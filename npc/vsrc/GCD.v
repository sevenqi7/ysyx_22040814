==> flow/design.v <==
module GCD(	 
  input         clock,
                reset,
  input  [15:0] io_value1,
                io_value2,
  input         io_loadingValues,
  output [15:0] io_outputGCD,
  output        io_outputValid);
  reg [15:0] x;	 
  reg [15:0] y;	 
  always @(posedge clock) begin
    if (io_loadingValues) begin
      x <= io_value1;	 
      y <= io_value2;	 
    end
    else if (x > y)	 
      x <= x - y;	 
    else	 
      y <= y - x;	 
  end  
  assign io_outputGCD = x;	 
  assign io_outputValid = y == 16'h0;	 
endmodule
# == Reports on GCD ==
# Tool output for the design above, in the order of the flow.
# Line numbers count from 1 in the design file above.
# Operators: Yosys type, input widths -> output width; for muxes data width and select width s.
# A cell with n/a has no value.
# inputs
top_module,GCD
clk_port,clock
library,sky130hd
pvt_corner,tt_025C_1v80

# == Elaborated design ==
# Counts by Yosys on the flattened word-level netlist (proc, flatten, opt, wreduce; memories kept). Register bits leave out memories and registers merged into their read ports (data or address). Print and check cells are left out. Cells with the same type and inputs are merged into one.
# bits
regBits,32
in_bits,35
output_inout_bits,17
wordCells,12
# classes
addsub,2
compare,1
equal,1
muxes,4
reduce_logical,2
# ops
operator,n
$mux 16,4
$sub 16x16->16,2
$gt 16x16->1,1
$logic_not 16->1,1
$ne 2x2->1 const B,1
$reduce_bool 2->1,1

# == Depth ==
# Yosys ltp: most cells in a row. Word level: on the elaborated netlist, between registers, memories and ports. Mapped: between sequential cells and ports; inverters and the memories' decode and read muxes count.
# depth
ltp_word,3
ABC_AREA,1
ltp_mapped,14
ltp_nobuf,13

# == After synthesis ==
# The flow's flattened synthesis, as Yosys stat reports it; memories are mapped. The netlist is that of the ABC_AREA named above (0 if unset); the other value can give another one.
# Totals and module areas in this step are rounded.
# types
type,n,area_total_um2
sky130_fd_sc_hd__edfxtp_1,32,960.922
sky130_fd_sc_hd__nand2_1,206,773.242
sky130_fd_sc_hd__inv_1,107,401.635
sky130_fd_sc_hd__ha_1,31,387.872
sky130_fd_sc_hd__nand3_1,49,245.235
sky130_fd_sc_hd__nand4_1,14,87.584
sky130_fd_sc_hd__a21oi_1,15,75.072
sky130_fd_sc_hd__nand2_2,11,68.816
sky130_fd_sc_hd__nor2_4,6,67.565
sky130_fd_sc_hd__fa_1,2,40.038
sky130_fd_sc_hd__o21ai_0,8,40.038
sky130_fd_sc_hd__xor2_1,4,35.034
sky130_fd_sc_hd__nand3_2,3,30.029
sky130_fd_sc_hd__buf_2,4,20.019
sky130_fd_sc_hd__nor2_1,5,18.768
sky130_fd_sc_hd__nor2_2,3,18.768
sky130_fd_sc_hd__clkbuf_1,4,15.014
sky130_fd_sc_hd__nor3_1,3,15.014
# Not listed: further types 11, cells in them 13.
# mapped
stdcells,520
area_um2,3400
seq_area_um2,960
ffs,32
buf_cells,9

# == Timing after synthesis ==
# Source: OpenSTA report_checks on the synthesized netlist (no wires, ideal clock, input and output delay 20% of the period each), path of least setup slack; recovery checks are left aside. Register names are those of the netlist, which keeps one name where synthesis merged equal registers.
# synth_path
path_kind,register -> register
start,register x[0]
end,register y[0]
period_ps,4490
setup_time_ps,416
t_first_pin_ps,0
arrival_time_ps,1936
required_ps,4074
slack_ps,2138
path_delay_ps,2352
path_stages,10
path_buffers,0
synth_period_reached_ps,2352
# "path_delay_ps" is the arrival time less input delay plus setup time.
# "path_stages" counts driving pins, that of a launching flip-flop among them; a cell with two outputs on the path counts twice.
# "synth_period_reached_ps" = period - worst setup slack (recovery checks aside). The figure is calculated, with input and output delays left at 20% of the set period.
# Between the ends stands the longest chain of elaborated cells between them, by number of cells; it is not shown to be the way that was timed. Of several equally long chains one is given.
# Each line given opens the expression or statement behind the cell; cells for indexed reads and writes are added by Yosys, which also makes memories of some case tables.
# Only ways into the end's enable, where the timed path ends, are counted here.
# synth_via
path_cell_list,sky130_fd_sc_hd__edfxtp_1 -> sky130_fd_sc_hd__inv_1 -> sky130_fd_sc_hd__ha_1 -> sky130_fd_sc_hd__fa_1 -> sky130_fd_sc_hd__o21bai_2 -> sky130_fd_sc_hd__nand2_1 -> sky130_fd_sc_hd__nand2_1 -> sky130_fd_sc_hd__nand2_1 -> sky130_fd_sc_hd__nand2_1 -> sky130_fd_sc_hd__nand3_1
elab_chain_cells,2
cells_between,2
lines_between,1
cone_classes,compare: 1; eq/ne: 1
# synth_lines
element,line,rtl
"start, declared",9,reg [15:0] x;
"start, assigned",13,x <= io_value1;
"start, assigned",17,x <= x - y;
$gt 16x16->1,16,else if (x > y)
$ne 2x2->1,n/a,
"end, assigned",14,y <= io_value2;
"end, assigned",19,y <= y - x;
"end, declared",10,reg [15:0] y;

# == Worst path after layout ==
# From the final timing report of run 1: the path of least setup slack in the routed layout; clock arrival at registers is part of the times.
# The path's times are printed in steps of 10 ps; the period is the one set.
# layout_path
path_kind,register -> register
start,register x[0]
end,register x[13]
period_ps,3120
setup_time_ps,300
t_first_pin_ps,300
arrival_time_ps,2900
required_ps,3110
slack_ps,210
path_stages,12
path_buffers,1
# Between the ends stands the longest chain of elaborated cells between them, by number of cells; it is not shown to be the way that was timed. Of several equally long chains one is given.
# Only ways into the end's enable, where the timed path ends, are counted here.
# layout_via
path_cell_list,sky130_fd_sc_hd__edfxtp_1 -> sky130_fd_sc_hd__inv_1 -> sky130_fd_sc_hd__ha_1 -> sky130_fd_sc_hd__fa_1 -> sky130_fd_sc_hd__o21bai_2 -> sky130_fd_sc_hd__nand2_1 -> sky130_fd_sc_hd__nand2_1 -> sky130_fd_sc_hd__nand2_1 -> sky130_fd_sc_hd__nand2_1 -> sky130_fd_sc_hd__nand2_1 -> sky130_fd_sc_hd__nand2_1 -> sky130_fd_sc_hd__buf_4
elab_chain_cells,2
cells_between,2
lines_between,1
cone_classes,compare: 1; reduce/logical: 1
# layout_lines
element,line,rtl
"start, declared",9,reg [15:0] x;
"start, assigned",13,x <= io_value1;
"start, assigned",17,x <= x - y;
$gt 16x16->1,16,else if (x > y)
$reduce_bool 2->1,n/a,
"end, assigned",13,
"end, assigned",17,
"end, declared",9,

# Record of 2 stored runs of the RTL-to-layout flow on GCD, platform sky130hd. The runs are unordered. Constraints: input delay and output delay 20% of the set period each, output load 0.01 pF.
# By "critical_path_time_ps" is meant the share of the clock period that the worst setup path is allowed (20% is reserved at inputs, 20% at outputs), minus its slack. Clock arrival times at its registers enter into it.
# "critical_path_time_ps" is given in steps of 10 ps.
# Values from the reports are rounded here.
# Settings: -- = not set for that run.
stored run,period_ns,CORE_UTILIZATION,PLACE_DENSITY,CELL_PAD_IN_SITES_DETAIL_PLACEMENT,TNS_END_PERCENT,ABC_AREA,SLEW_MARGIN,CAP_MARGIN,CORE_MARGIN,PLACE_DENSITY_LB_ADDON,CORE_ASPECT_RATIO,CELL_PAD_IN_SITES_GLOBAL_PLACEMENT,GPL_ROUTABILITY_DRIVEN,CTS_CLUSTER_DIAMETER,MAX_ROUTING_LAYER,design_die_area_um2,critical_path_time_ps,worst_path_kind,tns_setup_ps,synthesis_area_um2,finish.utilization_pct,final_cell_area_um2,timing.setup.ws_ps
run 1,3.12,34,0.91,2,80,1,20,20,2,--,--,--,--,--,--,11000,2910,register -> register,0,3400,43,4100,210
run 2,6.07,22,--,--,--,0,20,20,2,0.1,0.87,0,0,196,met5,16000,3310,register -> register,0,3300,28,4000,2800
